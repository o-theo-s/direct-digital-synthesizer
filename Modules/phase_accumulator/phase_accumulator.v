==> flow/design.v <==
module phase_accumulator(clk, reset, mode, fph, word, phase);
    parameter M = 48;
    parameter N = 14;
    input clk, reset, fph;
    input [1:0] mode;
    inout [M-1:0] word;
    output [N-1:0] phase;
    reg [M-1:0] freq, acc;
    assign phase = acc[M-1:M-N];
    assign word  = mode == 2'b10 ? (fph ? freq : acc) : 'bz;
    always @ (posedge clk, posedge reset)
    begin
        if (reset) begin
            freq  <= 'b0;
            acc   <= 'b0;
        end
        else begin
            if (!mode)
                acc <= acc + freq;
            else if (mode == 2'b11) begin
                if (fph)
                    freq <= word;
                else
                    acc  <= word;
            end
        end
    end
endmodule
### From RTL to reports: phase_accumulator

What the tools print for phase_accumulator, step after step.
Lines are those of the file above, counted from 1.
Operators: Yosys type, input widths -> output width; for muxes data width and select width s.
The mark - stands for no value.

* top: phase_accumulator
* clock: clk
* cell library: sky130hd
* library corner: tt_025C_1v80

### Elaborated design

Yosys after proc, flatten, opt, wreduce and memory -nomap, before mapping. Memory bits, and registers merged into a memory's read port (data or address), are not among the register bits. Print and check cells are not counted. Equal cells are merged and count once.

* flip-flop bits (word level): 96
* input bits: 5
* elaborated cells: 16

* add/subtract/negate cells: 1
* equal/unequal tests: 3
* muxes and demuxes: 5
* bitwise gates (word level): 1
* reduce/logical cells: 4

Operators by type and width (count)
* $mux 48: 5
* $add 48x48->48: 1
* $eq 2x2->1 const B: 2
* $reduce_and 3->1: 1
* $ne 2x1->1 const B: 1
* $logic_not 2->1: 1
* $reduce_and 2->1: 1
* $reduce_bool 2->1: 1
* $not 1->1: 1

### Logic depth

Yosys ltp: most cells in a row. Word level: on the elaborated netlist, between registers, memories and ports. Mapped: between sequential cells and ports; inverters and the memories' decode and read muxes count.

* depth in word-level cells: 5
* ABC_AREA: 0
* depth in mapped cells: 12
* depth with buffers taken out: 12

### Netlist

The flow's flattened synthesis, as Yosys stat reports it; memories are mapped. The netlist is that of the ABC_AREA named above (0 if unset); the other value can give another one.
Totals and module areas in this step are rounded.

Cell types
* sky130_fd_sc_hd__dfrtp_1: count 96, total area 2.4E+03 um^2
* sky130_fd_sc_hd__ha_1: count 48, total area 600.576 um^2
* sky130_fd_sc_hd__mux2_2: count 48, total area 540.518 um^2
* sky130_fd_sc_hd__nand2_1: count 79, total area 296.534 um^2
* sky130_fd_sc_hd__a21o_1: count 33, total area 247.738 um^2
* sky130_fd_sc_hd__clkbuf_1: count 60, total area 225.216 um^2
* sky130_fd_sc_hd__o21ai_0: count 45, total area 225.216 um^2
* sky130_fd_sc_hd__a21oi_1: count 42, total area 210.202 um^2
* sky130_fd_sc_hd__xor2_1: count 17, total area 148.893 um^2
* sky130_fd_sc_hd__xnor2_1: count 16, total area 140.134 um^2
* sky130_fd_sc_hd__nor2_1: count 32, total area 120.115 um^2
* sky130_fd_sc_hd__buf_4: count 14, total area 105.101 um^2
* sky130_fd_sc_hd__inv_1: count 19, total area 71.318 um^2
* sky130_fd_sc_hd__nand4_1: count 10, total area 62.56 um^2
* sky130_fd_sc_hd__nand3_1: count 12, total area 60.058 um^2
* sky130_fd_sc_hd__a21oi_2: count 6, total area 52.55 um^2
* sky130_fd_sc_hd__o211ai_1: count 7, total area 52.55 um^2
* sky130_fd_sc_hd__a31oi_1: count 8, total area 50.048 um^2

Not listed: further types 49, cells in them 115.

* cells in the netlist: 707
* chip area (Yosys): 6530 um^2
* sequential part of the area: 2400 um^2
* flip-flops: 96
* buffer cells: 84

### Path before layout

Path of least setup slack by OpenSTA after synthesis, without wires, with an ideal clock, recovery checks aside; 20% of the period is set as input and as output delay. Where synthesis merged equal registers, the netlist keeps one of their names.

* kind: reg-to-reg
* start point: register freq[0]
* end point: register acc[40]
* period: 3.2 ns
* setup time: 0.069 ns
* arrival time: 2.544 ns
* slack: 0.587 ns
* path delay: 2.613 ns
* stages: 13
* path buffers: 0
* synthesis period reached: 2.613 ns

"path delay" is the arrival time less input delay plus setup time.
"stages" counts driving pins, that of a launching flip-flop among them; a cell with two outputs on the path counts twice.
"synthesis period reached" = period - worst setup slack (recovery checks aside). The figure is calculated, with input and output delays left at 20% of the set period.
Between the ends stands the longest chain of elaborated cells between them, by number of cells; it is not shown to be the way that was timed. Of several equally long chains one is given.
A line is the first line of the expression or statement that the cell stems from. Yosys adds cells for indexed reads and writes and turns some case tables into memories.
A register here has more assigning lines than the two given.

* path through: sky130_fd_sc_hd__dfrtp_1 sky130_fd_sc_hd__ha_1 sky130_fd_sc_hd__inv_1 sky130_fd_sc_hd__fa_1 sky130_fd_sc_hd__nand2b_1 sky130_fd_sc_hd__a21oi_2 sky130_fd_sc_hd__o211ai_1 sky130_fd_sc_hd__nand3_2 sky130_fd_sc_hd__nand3_2 sky130_fd_sc_hd__a21o_1 sky130_fd_sc_hd__a2111o_1 sky130_fd_sc_hd__a211o_1 sky130_fd_sc_hd__nand3_1
* cells in the longest elaborated chain: 2
* elaborated cells between the ends (all ways): 2
* classes of those cells: 1 x add/sub; 1 x mux

RTL lines, path after synthesis
* start: declaration: RTL line 8 `reg [M-1:0] freq, acc;`
* start: assignment: RTL line 14 `freq  <= 'b0;`
* start: assignment: RTL line 22 `freq <= word;`
* $add 48x48->48: RTL line 19 `acc <= acc + freq;`
* $mux 48: RTL line 18 `if (!mode)`
* end: assignment: RTL line 19
* end: assignment: RTL line 24 `acc  <= word;`
* end: declaration: RTL line 8

### Path in the finished layout

Path of least setup slack in the final report of record 1 (OpenROAD, finished layout, wires in). Where an end is a register, its clock arrival counts in the times.

* kind: reg-to-reg
* start point: register freq[0]
* end point: register acc[42]
* period: 4.72 ns
* setup time: 0.11 ns
* arrival time: 3.78 ns
* slack: 1.22 ns
* stages: 13
* path buffers: 0

Between the ends stands the longest chain of elaborated cells between them, by number of cells; it is not shown to be the way that was timed. Of several equally long chains one is given.
A register here has more assigning lines than the two given.

* path through: sky130_fd_sc_hd__dfrtp_1 sky130_fd_sc_hd__ha_1 sky130_fd_sc_hd__inv_1 sky130_fd_sc_hd__fa_1 sky130_fd_sc_hd__nand2b_1 sky130_fd_sc_hd__a21oi_2 sky130_fd_sc_hd__o211ai_1 sky130_fd_sc_hd__nand3_2 sky130_fd_sc_hd__nand3_2 sky130_fd_sc_hd__a21o_1 sky130_fd_sc_hd__a31oi_2 sky130_fd_sc_hd__a311oi_1 sky130_fd_sc_hd__a221o_1
* cells in the longest elaborated chain: 2
* elaborated cells between the ends (all ways): 2
* classes of those cells: 1 x add/sub; 1 x mux

RTL lines, path post-layout
* start: declaration: RTL line 8 `reg [M-1:0] freq, acc;`
* start: assignment: RTL line 14 `freq  <= 'b0;`
* start: assignment: RTL line 22 `freq <= word;`
* $add 48x48->48: RTL line 19 `acc <= acc + freq;`
* $mux 48: RTL line 18 `if (!mode)`
* end: assignment: RTL line 19
* end: assignment: RTL line 24 `acc  <= word;`
* end: declaration: RTL line 8

--- measured runs ---
Stored flow runs of phase_accumulator (2 of them; Yosys, OpenROAD, sky130hd). They differ in their settings and are not a sequence. Constraints: input delay and output delay 20% of the set period each, output load 0.01 pF.
"achieved clock period" is the run's clock period less its worst setup slack. It is reckoned from that one timing run; input and output delays stay at 20% of the period that was set.
By "worst path time" is meant the share of the clock period that the worst setup path is allowed (20% is reserved at inputs, 20% at outputs), minus its slack. Clock arrival times at its registers enter into it.
By "total design power" is meant OpenSTA's value without simulated activity: inputs other than the clock are taken to toggle once in ten clock periods, and the tool carries that through the logic.
The results are shown rounded.

### Record 1

==> flow/run.sh <==
#!/bin/bash
# the make line also repeats the synthesis and layout settings of config.mk as NAME=value (left out here)
make -C /OpenROAD-flow-scripts/flow DESIGN_CONFIG=/design/flow/config.mk WORK_HOME=/design/flow/orfs CLKGATE_MAP_FILE= finish
==> flow/config.mk <==
export PLATFORM = sky130hd
export DESIGN_NAME = phase_accumulator
export DESIGN_NICKNAME = phase_accumulator
export VERILOG_FILES = /design/flow/design.v
export SDC_FILE = /design/flow/constraint.sdc
export NUM_CORES = 4
export LEC_CHECK = 0
export CAP_MARGIN = 20
export CELL_PAD_IN_SITES_GLOBAL_PLACEMENT = 3
export CORE_ASPECT_RATIO = 1.26
export CORE_MARGIN = 10
export CORE_UTILIZATION = 15
export CTS_CLUSTER_DIAMETER = 173
export MAX_ROUTING_LAYER = met4
export MIN_ROUTING_LAYER = met2
export PLACE_DENSITY_LB_ADDON = 0.01
export SLEW_MARGIN = 15
export TNS_END_PERCENT = 40
==> flow/constraint.sdc <==
create_clock -name core_clock -period 4.72 [get_ports {clk}]
set_input_delay 0.9440 -clock core_clock [delete_from_list [all_inputs] [get_ports {clk}]]
set_output_delay 0.9440 -clock core_clock [all_outputs]
set_load 0.01 [all_outputs]

Results of record 1:
- Worst hold slack after layout: 0.406 ns
- Worst path time: 3.50 ns
- Kind of the worst setup path: reg-to-reg
- Sum of negative setup slack: 0.000 ns
- Area of the synthesized netlist: 6530 um^2
- Setup slack of the worst path: 1.22 ns
- Achieved clock period: 3.503 ns
- Standard-cell area of the final layout: 7410 um^2
- Total design power: 2640 µW
- Area inside the die boundary: 52300 um^2
- Final utilization: 0.173

### Record 2

==> flow/run.sh <==
#!/bin/bash
# the make line also repeats the synthesis and layout settings of config.mk as NAME=value (left out here)
make -C /OpenROAD-flow-scripts/flow DESIGN_CONFIG=/design/flow/config.mk WORK_HOME=/design/flow/orfs CLKGATE_MAP_FILE= finish
==> flow/config.mk <==
export PLATFORM = sky130hd
export DESIGN_NAME = phase_accumulator
export DESIGN_NICKNAME = phase_accumulator
export VERILOG_FILES = /design/flow/design.v
export SDC_FILE = /design/flow/constraint.sdc
export NUM_CORES = 4
export LEC_CHECK = 0
export CAP_MARGIN = 20
export CORE_ASPECT_RATIO = 1.04
export CORE_MARGIN = 2
export CORE_UTILIZATION = 60
export CTS_CLUSTER_DIAMETER = 184
export CTS_CLUSTER_SIZE = 15
export HOLD_SLACK_MARGIN = 0.3
export MIN_ROUTING_LAYER = met1
export PLACE_DENSITY_LB_ADDON = 0.09
export SLEW_MARGIN = 40
==> flow/constraint.sdc <==
create_clock -name core_clock -period 3.21 [get_ports {clk}]
set_input_delay 0.6420 -clock core_clock [delete_from_list [all_inputs] [get_ports {clk}]]
set_output_delay 0.6420 -clock core_clock [all_outputs]
set_load 0.01 [all_outputs]

Results of record 2:
- Achieved clock period: 3.055 ns
- Total design power: 3400 µW
- Area of the synthesized netlist: 6530 um^2
- Final utilization: 0.651
- Standard-cell area of the final layout: 6840 um^2
- Area inside the die boundary: 11700 um^2
- Worst path time: 3.05 ns
- Kind of the worst setup path: reg-to-reg
- Worst hold slack after layout: 0.408 ns
- Sum of negative setup slack: 0.000 ns
- Setup slack of the worst path: 0.155 ns
--- end ---
